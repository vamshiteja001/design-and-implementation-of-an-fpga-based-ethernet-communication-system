==> flow/design.v <==
`timescale 1ns / 1ps
module ethernet_layer (
  input wire clk,
  input wire rst_n,
  output reg [47:0] mac_tx_data,
  output reg mac_tx_valid,
  input wire mac_tx_ready,
  input wire [47:0] mac_rx_data,
  input wire mac_rx_valid,
  output reg mac_rx_ready,
  input wire [31:0] tcp_ip_tx_data,
  input wire tcp_ip_tx_valid,
  output reg tcp_ip_tx_ready,
  output reg [31:0] tcp_ip_rx_data,
  output reg tcp_ip_rx_valid,
  input wire tcp_ip_rx_ready
);
  parameter PREAMBLE = 64'h55555555555555D5;
  parameter SFD = 8'hD5;
  parameter ETH_TYPE_IPV4 = 16'h0800;
  parameter MAC_ADDR_LOCAL = 48'h000A35000001;
  parameter MAC_ADDR_REMOTE = 48'h000A35000002;
  reg [1023:0] tx_buffer;
  reg [10:0] tx_length;
  reg [1023:0] rx_buffer;
  reg [10:0] rx_length;
  always @(posedge clk or negedge rst_n) begin
    if (!rst_n) begin
      tx_length <= 0;
      rx_length <= 0;
      mac_tx_valid <= 0;
      tcp_ip_rx_valid <= 0;
      tcp_ip_tx_ready <= 1;
      mac_rx_ready <= 1;
    end else begin
      if (tcp_ip_tx_valid && tcp_ip_tx_ready) begin
        tx_buffer <= {PREAMBLE, SFD, MAC_ADDR_REMOTE, MAC_ADDR_LOCAL, ETH_TYPE_IPV4, tcp_ip_tx_data};
        tx_length <= 14 + 32;  
      end
      if (mac_tx_ready && tx_length > 0) begin
        mac_tx_data <= tx_buffer[1023:976];
        mac_tx_valid <= 1;
        tx_buffer <= {tx_buffer[975:0], 48'h0};
        tx_length <= tx_length - 6;
      end else begin
        mac_tx_valid <= 0;
      end
      if (mac_rx_valid && mac_rx_ready) begin
        rx_buffer <= {rx_buffer[975:0], mac_rx_data};
        rx_length <= rx_length + 6;
      end
      if (rx_length >= 14 + 32) begin
        if (rx_buffer[1023:976] == MAC_ADDR_LOCAL && rx_buffer[959:944] == ETH_TYPE_IPV4) begin
          tcp_ip_rx_data <= rx_buffer[943:912];  
          tcp_ip_rx_valid <= 1;
        end
        rx_buffer <= {rx_buffer[911:0], 112'h0};
        rx_length <= rx_length - 14 - 32;
      end else if (tcp_ip_rx_ready) begin
        tcp_ip_rx_valid <= 0;
      end
      tcp_ip_tx_ready <= (tx_length == 0);
      mac_rx_ready <= (rx_length < 1024 - 6);
    end
  end
endmodule
`timescale 1ns / 1ps
module ip_layer (
  input wire clk,
  input wire rst_n,
  input wire [31:0] eth_rx_data,
  input wire eth_rx_valid,
  output wire eth_rx_ready,
  output wire [31:0] eth_tx_data,
  output wire eth_tx_valid,
  input wire eth_tx_ready,
  output wire [31:0] tcp_rx_data,
  output wire tcp_rx_valid,
  input wire tcp_rx_ready,
  input wire [31:0] tcp_tx_data,
  input wire tcp_tx_valid,
  output wire tcp_tx_ready
);
  parameter IP_VERSION = 4'h4;
  parameter IP_IHL = 4'h5;
  parameter IP_TOS = 8'h00;
  parameter IP_TTL = 8'h40;
  parameter IP_PROTOCOL_TCP = 8'h06;
  parameter IP_ADDR_LOCAL = 32'hC0A80001;  
  parameter IP_ADDR_REMOTE = 32'hC0A80002;  
  reg [31:0] rx_buffer;          
  reg rx_buffer_valid;           
  reg [31:0] tx_buffer;          
  reg tx_buffer_valid;           
  always @(posedge clk or negedge rst_n) begin
    if (!rst_n) begin
      rx_buffer_valid <= 0;
      tx_buffer_valid <= 0;
    end else begin
      if (eth_rx_valid && eth_rx_ready) begin
        rx_buffer <= eth_rx_data;
        rx_buffer_valid <= 1;
      end else if (tcp_rx_ready) begin
        rx_buffer_valid <= 0;
      end
      if (tcp_tx_valid && tcp_tx_ready) begin
        tx_buffer <= {IP_VERSION, IP_IHL, IP_TOS, tcp_tx_data[15:0], 16'h0000, 
                      IP_TTL, IP_PROTOCOL_TCP, 16'h0000, IP_ADDR_LOCAL, 
                      IP_ADDR_REMOTE, tcp_tx_data};
        tx_buffer_valid <= 1;
      end else if (eth_tx_ready) begin
        tx_buffer_valid <= 0;
      end
    end
  end
  assign tcp_rx_data = rx_buffer;
  assign tcp_rx_valid = rx_buffer_valid && 
                        (rx_buffer[31:28] == IP_VERSION) && 
                        (rx_buffer[27:24] == IP_IHL) && 
                        (rx_buffer[23:16] == IP_PROTOCOL_TCP);
  assign eth_rx_ready = !rx_buffer_valid || tcp_rx_ready;
  assign eth_tx_data = tx_buffer;
  assign eth_tx_valid = tx_buffer_valid;
  assign tcp_tx_ready = !tx_buffer_valid || eth_tx_ready;
endmodule
`timescale 1ns / 1ps
module tcp_layer (
  input wire clk,
  input wire rst_n,
  input wire [31:0] ip_rx_data,
  input wire ip_rx_valid,
  output wire ip_rx_ready,
  output wire [31:0] ip_tx_data,
  output wire ip_tx_valid,
  input wire ip_tx_ready,
  output wire [31:0] app_rx_data,
  output wire app_rx_valid,
  input wire app_rx_ready,
  input wire [31:0] app_tx_data,
  input wire app_tx_valid,
  output wire app_tx_ready
);
  parameter TCP_STATE_IDLE = 2'b00;
  parameter TCP_STATE_SYN_SENT = 2'b01;
  parameter TCP_STATE_ESTABLISHED = 2'b10;
  parameter TCP_STATE_FIN_WAIT = 2'b11;
  parameter TCP_SRC_PORT = 16'h1234;
  parameter TCP_DST_PORT = 16'h5678;
  parameter TCP_WINDOW_SIZE = 16'h7FFF;
  reg [1:0] tcp_state;
  reg [31:0] tx_buffer;  
  reg [31:0] rx_buffer;  
  reg tx_buffer_valid;   
  reg rx_buffer_valid;   
  reg [31:0] seq_num;    
  reg [31:0] ack_num;    
  always @(posedge clk or negedge rst_n) begin
    if (!rst_n) begin
      tcp_state <= TCP_STATE_IDLE;
      tx_buffer <= 0;
      rx_buffer <= 0;
      tx_buffer_valid <= 0;
      rx_buffer_valid <= 0;
      seq_num <= 0;
      ack_num <= 0;
    end else begin
      case (tcp_state)
        TCP_STATE_IDLE: begin
          if (app_tx_valid) begin
            tcp_state <= TCP_STATE_SYN_SENT;
            seq_num <= 0;
            tx_buffer <= {TCP_SRC_PORT, TCP_DST_PORT, seq_num, 16'h0, TCP_WINDOW_SIZE};  
            tx_buffer_valid <= 1;
          end
        end
        TCP_STATE_SYN_SENT: begin
          if (ip_rx_valid) begin
            if (ip_rx_data[31:16] == TCP_DST_PORT && ip_rx_data[15:0] == 16'h5002) begin
              ack_num <= ip_rx_data[47:32] + 1;  
              tcp_state <= TCP_STATE_ESTABLISHED;
              tx_buffer <= {TCP_SRC_PORT, TCP_DST_PORT, seq_num, ack_num, 16'h5010, TCP_WINDOW_SIZE};  
              tx_buffer_valid <= 1;
            end
          end
        end
        TCP_STATE_ESTABLISHED: begin
          if (app_tx_valid && app_tx_ready) begin
            tx_buffer <= app_tx_data;  
            tx_buffer_valid <= 1;
            seq_num <= seq_num + 1;
          end
          if (ip_rx_valid) begin
            rx_buffer <= ip_rx_data;  
            rx_buffer_valid <= 1;
          end
        end
        TCP_STATE_FIN_WAIT: begin
          if (ip_rx_valid) begin
            if (ip_rx_data[15:0] == 16'h5011) begin
              tcp_state <= TCP_STATE_IDLE;  
            end
          end
        end
      endcase
      if (tx_buffer_valid && ip_tx_ready) begin
        tx_buffer_valid <= 0;
      end
      if (rx_buffer_valid && app_rx_ready) begin
        rx_buffer_valid <= 0;
      end
    end
  end
  assign app_rx_data = rx_buffer;
  assign app_rx_valid = rx_buffer_valid;
  assign ip_rx_ready = !rx_buffer_valid || app_rx_ready;
  assign ip_tx_data = tx_buffer;
  assign ip_tx_valid = tx_buffer_valid;
  assign app_tx_ready = (tcp_state == TCP_STATE_ESTABLISHED) && !tx_buffer_valid;
endmodule
`timescale 1ns / 1ps
module top_level (
  input wire clk,
  input wire rst_n,
  input wire [47:0] eth_rx_data,
  input wire eth_rx_valid,
  output wire eth_rx_ready,
  output wire [47:0] eth_tx_data,
  output wire eth_tx_valid,
  input wire eth_tx_ready
);
  wire [31:0] eth_to_ip_data;
  wire eth_to_ip_valid;
  wire eth_to_ip_ready;
  wire [31:0] ip_to_eth_data;
  wire ip_to_eth_valid;
  wire ip_to_eth_ready;
  wire [31:0] ip_to_tcp_data;
  wire ip_to_tcp_valid;
  wire ip_to_tcp_ready;
  wire [31:0] tcp_to_ip_data;
  wire tcp_to_ip_valid;
  wire tcp_to_ip_ready;
  wire [31:0] tcp_to_app_data;
  wire tcp_to_app_valid;
  wire tcp_to_app_ready;
  wire [31:0] app_to_tcp_data;
  wire app_to_tcp_valid;
  wire app_to_tcp_ready;
  ethernet_layer ethernet_inst (
    .clk(clk),
    .rst_n(rst_n),
    .mac_rx_data(eth_rx_data),
    .mac_rx_valid(eth_rx_valid),
    .mac_rx_ready(eth_rx_ready),
    .mac_tx_data(eth_tx_data),
    .mac_tx_valid(eth_tx_valid),
    .mac_tx_ready(eth_tx_ready),
    .tcp_ip_rx_data(eth_to_ip_data),
    .tcp_ip_rx_valid(eth_to_ip_valid),
    .tcp_ip_rx_ready(eth_to_ip_ready),
    .tcp_ip_tx_data(ip_to_eth_data),
    .tcp_ip_tx_valid(ip_to_eth_valid),
    .tcp_ip_tx_ready(ip_to_eth_ready)
  );
  ip_layer ip_inst (
    .clk(clk),
    .rst_n(rst_n),
    .eth_rx_data(eth_to_ip_data),
    .eth_rx_valid(eth_to_ip_valid),
    .eth_rx_ready(eth_to_ip_ready),
    .eth_tx_data(ip_to_eth_data),
    .eth_tx_valid(ip_to_eth_valid),
    .eth_tx_ready(ip_to_eth_ready),
    .tcp_rx_data(ip_to_tcp_data),
    .tcp_rx_valid(ip_to_tcp_valid),
    .tcp_rx_ready(ip_to_tcp_ready),
    .tcp_tx_data(tcp_to_ip_data),
    .tcp_tx_valid(tcp_to_ip_valid),
    .tcp_tx_ready(tcp_to_ip_ready)
  );
  tcp_layer tcp_inst (
    .clk(clk),
    .rst_n(rst_n),
    .ip_rx_data(ip_to_tcp_data),
    .ip_rx_valid(ip_to_tcp_valid),
    .ip_rx_ready(ip_to_tcp_ready),
    .ip_tx_data(tcp_to_ip_data),
    .ip_tx_valid(tcp_to_ip_valid),
    .ip_tx_ready(tcp_to_ip_ready),
    .app_rx_data(tcp_to_app_data),
    .app_rx_valid(tcp_to_app_valid),
    .app_rx_ready(tcp_to_app_ready),
    .app_tx_data(app_to_tcp_data),
    .app_tx_valid(app_to_tcp_valid),
    .app_tx_ready(app_to_tcp_ready)
  );
  reg [31:0] app_request_data [0:3];  
  reg [1:0] app_request_index;        
  reg app_request_valid;              
  reg response_processed;             
  always @(posedge clk or negedge rst_n) begin
    if (!rst_n) begin
      app_request_index <= 0;
      app_request_valid <= 0;
      response_processed <= 0;
      app_request_data[0] <= 32'h47455420;  
      app_request_data[1] <= 32'h2F535441;  
      app_request_data[2] <= 32'h5455535F;  
      app_request_data[3] <= 32'h4C494748;  
    end else begin
      if (app_to_tcp_ready && app_request_index < 4) begin
        app_request_valid <= 1;
        app_request_index <= app_request_index + 1;
      end else if (app_request_index == 4) begin
        app_request_valid <= 0;  
      end
      if (tcp_to_app_valid && !response_processed) begin
        case (tcp_to_app_data)
          32'h4F4E: begin
            response_processed <= 1;
          end
          32'h4F4646: begin
            response_processed <= 1;
          end
          default: begin
            response_processed <= 1;
          end
        endcase
      end
    end
  end
  assign app_to_tcp_data = app_request_data[app_request_index];
  assign app_to_tcp_valid = app_request_valid;
  assign tcp_to_app_ready = !response_processed;
endmodule
# Tool chain data of top_level
# What the tools print for top_level, step after step.
# Line numbers count from 1 in the design file above.
# The mark - stands for no value.
dict set report inputs {
  top_module {top_level}
  clock_port {clk}
  library {sky130hd}
  corner {tt_025C_1v80}
}

# Word level
# Source: Yosys, flattened and elaborated. Widths are those after wreduce. Registers that Yosys merges into a memory's read port (data or address) are not register bits. Print and check cells do not count. Equal cells are merged and count once.
dict set report bits {
  reg_bits 2124
  input_bits 52
  output_inout_bits 50
  wordCells 143
}
dict set report op_classes {
  add_sub_neg 5
  cmp 4
  equal 25
  mux 38
  reduce_and_logical 46
}
# op count
set ops {}
lappend ops {{1024-bit two-way mux} 4}
lappend ops {{32-bit parallel mux with 4-bit select} 1}
lappend ops {{32-bit two-way mux} 4}
lappend ops {{32-bit parallel mux with 3-bit select} 1}
lappend ops {{16-bit by 15-bit == test with 1-bit output (second input constant)} 3}
lappend ops {{48-bit by 36-bit == test with 1-bit output (second input constant)} 1}
lappend ops {{11-bit two-way mux} 4}
lappend ops {{1-bit two-way mux} 17}
lappend ops {{16-bit by 12-bit == test with 1-bit output (second input constant)} 1}
lappend ops {{1-bit logical AND} 14}
lappend ops {{2-bit AND reduction} 7}
lappend ops {{2-bit nonzero test} 7}
lappend ops {{11-bit by 1-bit greater-than comparator with 1-bit output (second input constant)} 1}
lappend ops {{11-bit by 10-bit less-than comparator with 1-bit output (second input constant)} 1}
lappend ops {{11-bit by 3-bit adder with 11-bit output (second input constant)} 1}
lappend ops {{11-bit by 3-bit subtractor with 11-bit output (second input constant)} 1}
lappend ops {{11-bit by 4-bit subtractor with 11-bit output (second input constant)} 1}
lappend ops {{11-bit by 6-bit subtractor with 11-bit output (second input constant)} 1}
lappend ops {{11-bit by 6-bit >= comparator with 1-bit output (second input constant)} 1}
lappend ops {{11-bit logical NOT} 1}
lappend ops {{5-bit AND reduction} 2}
lappend ops {{2-bit two-way mux} 5}
lappend ops {{2-bit == test (second input constant)} 4}
lappend ops {{2-bit != test (second input constant)} 4}
lappend ops {{4-bit by 3-bit == test with 1-bit output (second input constant)} 2}
lappend ops {{8-bit by 3-bit == test with 1-bit output (second input constant)} 1}
lappend ops {{2-bit by 1-bit != test with 1-bit output (second input constant)} 3}
lappend ops {{3-bit by 1-bit != test with 1-bit output (second input constant)} 2}
# Not listed: further kinds 13, cells in them 23.

# Logic depth
# Depth = most cells in a row (Yosys ltp): at word level without a register or memory, in the mapped netlist without a sequential cell, where the memories' decode and read muxes count.
dict set report depth {
  ltp_word 7
  ABC_AREA 0
  ltp_mapped 8
  depth_no_buf 6
}

# Mapped cells and area
# The flow's flattened synthesis, as Yosys stat reports it; memories are mapped. The netlist is that of the ABC_AREA named above (0 if unset); the other value can give another one.
dict set report synth_totals {
  stdcells 1488
  mapped_area_um2 24604.8
  sequential_area_um2 19547.5
  flip_flops 659
  buffers 99
}
# cell_type count area_total_um2
set types {}
lappend types {sky130_fd_sc_hd__edfxtp_1 610 1.83E+04}
lappend types {sky130_fd_sc_hd__and2_1 528 3.3E+03}
lappend types {sky130_fd_sc_hd__dfrtp_1 46 1.15E+03}
lappend types {sky130_fd_sc_hd__nand2b_1 46 287.776}
lappend types {sky130_fd_sc_hd__clkbuf_1 71 266.506}
lappend types {sky130_fd_sc_hd__buf_4 20 150.144}
lappend types {sky130_fd_sc_hd__ha_1 10 125.12}
lappend types {sky130_fd_sc_hd__o21ai_0 22 110.106}
lappend types {sky130_fd_sc_hd__nand2_1 28 105.101}
lappend types {sky130_fd_sc_hd__dfstp_2 3 78.826}
lappend types {sky130_fd_sc_hd__mux2_2 4 45.043}
lappend types {sky130_fd_sc_hd__xor2_1 5 43.792}
lappend types {sky130_fd_sc_hd__a21oi_1 8 40.038}
lappend types {sky130_fd_sc_hd__buf_2 8 40.038}
lappend types {sky130_fd_sc_hd__a21o_1 5 37.536}
lappend types {sky130_fd_sc_hd__nand3_1 7 35.034}
lappend types {sky130_fd_sc_hd__xnor2_1 4 35.034}
lappend types {sky130_fd_sc_hd__inv_1 9 33.782}
# Other cell types: 28; their cells: 54.
# The figures by module come from a second, unflattened synthesis with its own total; it is not the netlist above.
dict set report hier_totals {
  hier_cells 6162
  hier_area_um2 78532.8
}
# Rows give one instance, submodules left out.
# module instances n_cells area_um2
set by_module {}
lappend by_module {ethernet_layer 1 5854 73372.9}
lappend by_module {tcp_layer 1 202 2803.9}
lappend by_module {ip_layer 1 78 2069.5}
lappend by_module {top_level 1 28 286.5}

# Path before layout
# Path of least setup slack by OpenSTA after synthesis, without wires, with an ideal clock, recovery checks aside; 20% of the period is set as input and as output delay. Where synthesis merged equal registers, the netlist keeps one of their names.
dict set report synth_timing {
  kind {input to register}
  startpoint {input port eth_tx_ready}
  endpoint {register ethernet_inst.tx_buffer[0]}
  clock_period_ns 17.5
  input_delay_ns 3.500
  t_first_pin_ns 3.500
  arrival_ns 16.547
  required_ns 16.494
  path_slack_ns -0.053
  delay_ns 14.053
  path_stages 3
  synth_period_reached_ns 17.553
}
# "delay_ns" is the arrival time less input delay plus setup time.
# "path_stages" counts driving pins, that of a launching flip-flop among them; a cell with two outputs on the path counts twice.
# "synth_period_reached_ns" is the clock period less the worst setup slack; recovery checks do not enter. This is arithmetic on one report: input and output delays are still those of the set period (20% each).
# Between the ends stands the longest chain of elaborated cells between them, by number of cells; it is not shown to be the way that was timed. Of several equally long chains one is given.
# A line is the first line of the expression or statement that the cell stems from. Yosys adds cells for indexed reads and writes and turns some case tables into memories.
dict set report synth_between {
  cell_sequence {sky130_fd_sc_hd__o41ai_4 > sky130_fd_sc_hd__nand2_1 > sky130_fd_sc_hd__and2_1}
  elab_chain_len 3
}
# item line_no
set synth_lines {}
lappend synth_lines {{from (decl)} 229} ;# input wire eth_tx_ready
lappend synth_lines {{1-bit logical AND} 40} ;# if (mac_tx_ready && tx_length > 0) begin
lappend synth_lines {{2-bit nonzero test} -}
lappend synth_lines {{2-bit AND reduction} -}
lappend synth_lines {{to (assign)} 37} ;# tx_buffer <= {PREAMBLE, SFD, MAC_ADDR_REMOTE, MAC_ADDR_LOCAL, ETH_TYPE_IPV4, tcp_ip_tx_data};
lappend synth_lines {{to (assign)} 43} ;# tx_buffer <= {tx_buffer[975:0], 48'h0};
lappend synth_lines {{to (decl)} 23} ;# reg [1023:0] tx_buffer;

# Worst path after layout
# From the final timing report of run A: the path of least setup slack in the routed layout; clock arrival at registers is part of the times.
dict set report layout_timing {
  kind {input to register}
  startpoint {input port eth_tx_ready}
  endpoint {register ethernet_inst.tx_buffer[241]}
  clock_period_ns 20.6
  input_delay_ns 4.12
  t_first_pin_ns 4.12
  arrival_ns 7.71
  required_ns 20.80
  path_slack_ns 13.09
  path_stages 7
}
# Between the ends stands the longest chain of elaborated cells between them, by number of cells; it is not shown to be the way that was timed. Of several equally long chains one is given.
# The path ends at the enable pin of a flip-flop; only ways to that pin are counted.
dict set report layout_between {
  cell_sequence {sky130_fd_sc_hd__clkdlybuf4s50_1 > sky130_fd_sc_hd__o41ai_4 > sky130_fd_sc_hd__buf_4 > sky130_fd_sc_hd__nand2_1 > sky130_fd_sc_hd__and2_4 > sky130_fd_sc_hd__buf_4 > sky130_fd_sc_hd__buf_12}
  elab_chain_len 3
}
# item line_no
set layout_lines {}
lappend layout_lines {{from (decl)} 229} ;# input wire eth_tx_ready
lappend layout_lines {{1-bit logical AND} 40} ;# if (mac_tx_ready && tx_length > 0) begin
lappend layout_lines {{2-bit nonzero test} -}
lappend layout_lines {{2-bit AND reduction} -}
lappend layout_lines {{to (assign)} 37} ;# tx_buffer <= {PREAMBLE, SFD, MAC_ADDR_REMOTE, MAC_ADDR_LOCAL, ETH_TYPE_IPV4, tcp_ip_tx_data};
lappend layout_lines {{to (assign)} 43} ;# tx_buffer <= {tx_buffer[975:0], 48'h0};
lappend layout_lines {{to (decl)} 23} ;# reg [1023:0] tx_buffer;

Data sheet: physical implementation of top_level

Module top_level, platform sky130hd: 2 stored runs of the flow (Yosys, OpenROAD) with differing settings, in no particular order. Input and output delays are each 20% of the period that was set; the output load is 0.01 pF.
"period_less_ws_ns" means the clock period less the worst setup slack. The figure is calculated, with input and output delays left at 20% of the set period.
"worst_setup_path_time_ns": the worst setup path's part of the clock period (all of it between registers, 20% less for each end at a port) less its slack. A launch clock that arrives late makes it longer, a capture clock that arrives late makes it shorter.
"totalPower_mw" rests on the timing tool's default activity at the inputs, not on a simulated workload.

[flow] run A: files
==> flow/run.sh <==
#!/bin/bash
# the make line also repeats the synthesis and layout settings of config.mk as NAME=value (left out here)
make -C /OpenROAD-flow-scripts/flow DESIGN_CONFIG=/design/flow/config.mk WORK_HOME=/design/flow/orfs CLKGATE_MAP_FILE= finish
==> flow/config.mk <==
export PLATFORM = sky130hd
export DESIGN_NAME = top_level
export DESIGN_NICKNAME = top_level
export VERILOG_FILES = /design/flow/design.v
export SDC_FILE = /design/flow/constraint.sdc
export NUM_CORES = 4
export LEC_CHECK = 0
export CAP_MARGIN = 20
export CORE_MARGIN = 2
export CORE_UTILIZATION = 40
export SETUP_SLACK_MARGIN = 0.47
export SLEW_MARGIN = 20
==> flow/constraint.sdc <==
create_clock -name core_clock -period 20.6 [get_ports {clk}]
set_input_delay 4.1200 -clock core_clock [delete_from_list [all_inputs] [get_ports {clk}]]
set_output_delay 4.1200 -clock core_clock [all_outputs]
set_load 0.01 [all_outputs]

[flow] run A: metrics
[metrics] final_setup_tns_ns = 0.000
[metrics] ws_hold_ns = 0.411
[metrics] worst_setup_path_time_ns = 3.39
[metrics] worst_setup_path_type = input to register
[metrics] period_less_ws_ns = 7.515
[metrics] synthesis_area_um2 = 24604.8
[metrics] finish.stdcell_area_um2 = 27801.7
[metrics] worstSetupSlack_ns = 13.085
[metrics] final_die_area_um2 = 63511.6
[metrics] fin_util_pct = 45.9
[metrics] totalPower_mw = 2.925

[flow] run B: files
==> flow/run.sh <==
#!/bin/bash
# the make line also repeats the synthesis and layout settings of config.mk as NAME=value (left out here)
make -C /OpenROAD-flow-scripts/flow DESIGN_CONFIG=/design/flow/config.mk WORK_HOME=/design/flow/orfs CLKGATE_MAP_FILE= finish
==> flow/config.mk <==
export PLATFORM = sky130hd
export DESIGN_NAME = top_level
export DESIGN_NICKNAME = top_level
export VERILOG_FILES = /design/flow/design.v
export SDC_FILE = /design/flow/constraint.sdc
export NUM_CORES = 4
export LEC_CHECK = 0
export CAP_MARGIN = 20
export CELL_PAD_IN_SITES_DETAIL_PLACEMENT = 0
export CELL_PAD_IN_SITES_GLOBAL_PLACEMENT = 2
export CORE_ASPECT_RATIO = 0.71
export CORE_MARGIN = 5
export CORE_UTILIZATION = 54
export GPL_TIMING_DRIVEN = 0
export MAX_ROUTING_LAYER = met4
export PLACE_DENSITY = 0.74
export SETUP_SLACK_MARGIN = 1.36
export SLEW_MARGIN = 40
==> flow/constraint.sdc <==
create_clock -name core_clock -period 20.8 [get_ports {clk}]
set_input_delay 4.1600 -clock core_clock [delete_from_list [all_inputs] [get_ports {clk}]]
set_output_delay 4.1600 -clock core_clock [all_outputs]
set_load 0.01 [all_outputs]

[flow] run B: metrics
[metrics] period_less_ws_ns = 6.692
[metrics] synthesis_area_um2 = 24604.8
[metrics] final_die_area_um2 = 49997.2
[metrics] totalPower_mw = 2.810
[metrics] fin_util_pct = 62.5
[metrics] ws_hold_ns = 0.419
[metrics] finish.stdcell_area_um2 = 27964.3
[metrics] final_setup_tns_ns = 0.000
[metrics] worstSetupSlack_ns = 14.108
[metrics] worst_setup_path_time_ns = 2.53
[metrics] worst_setup_path_type = input to register
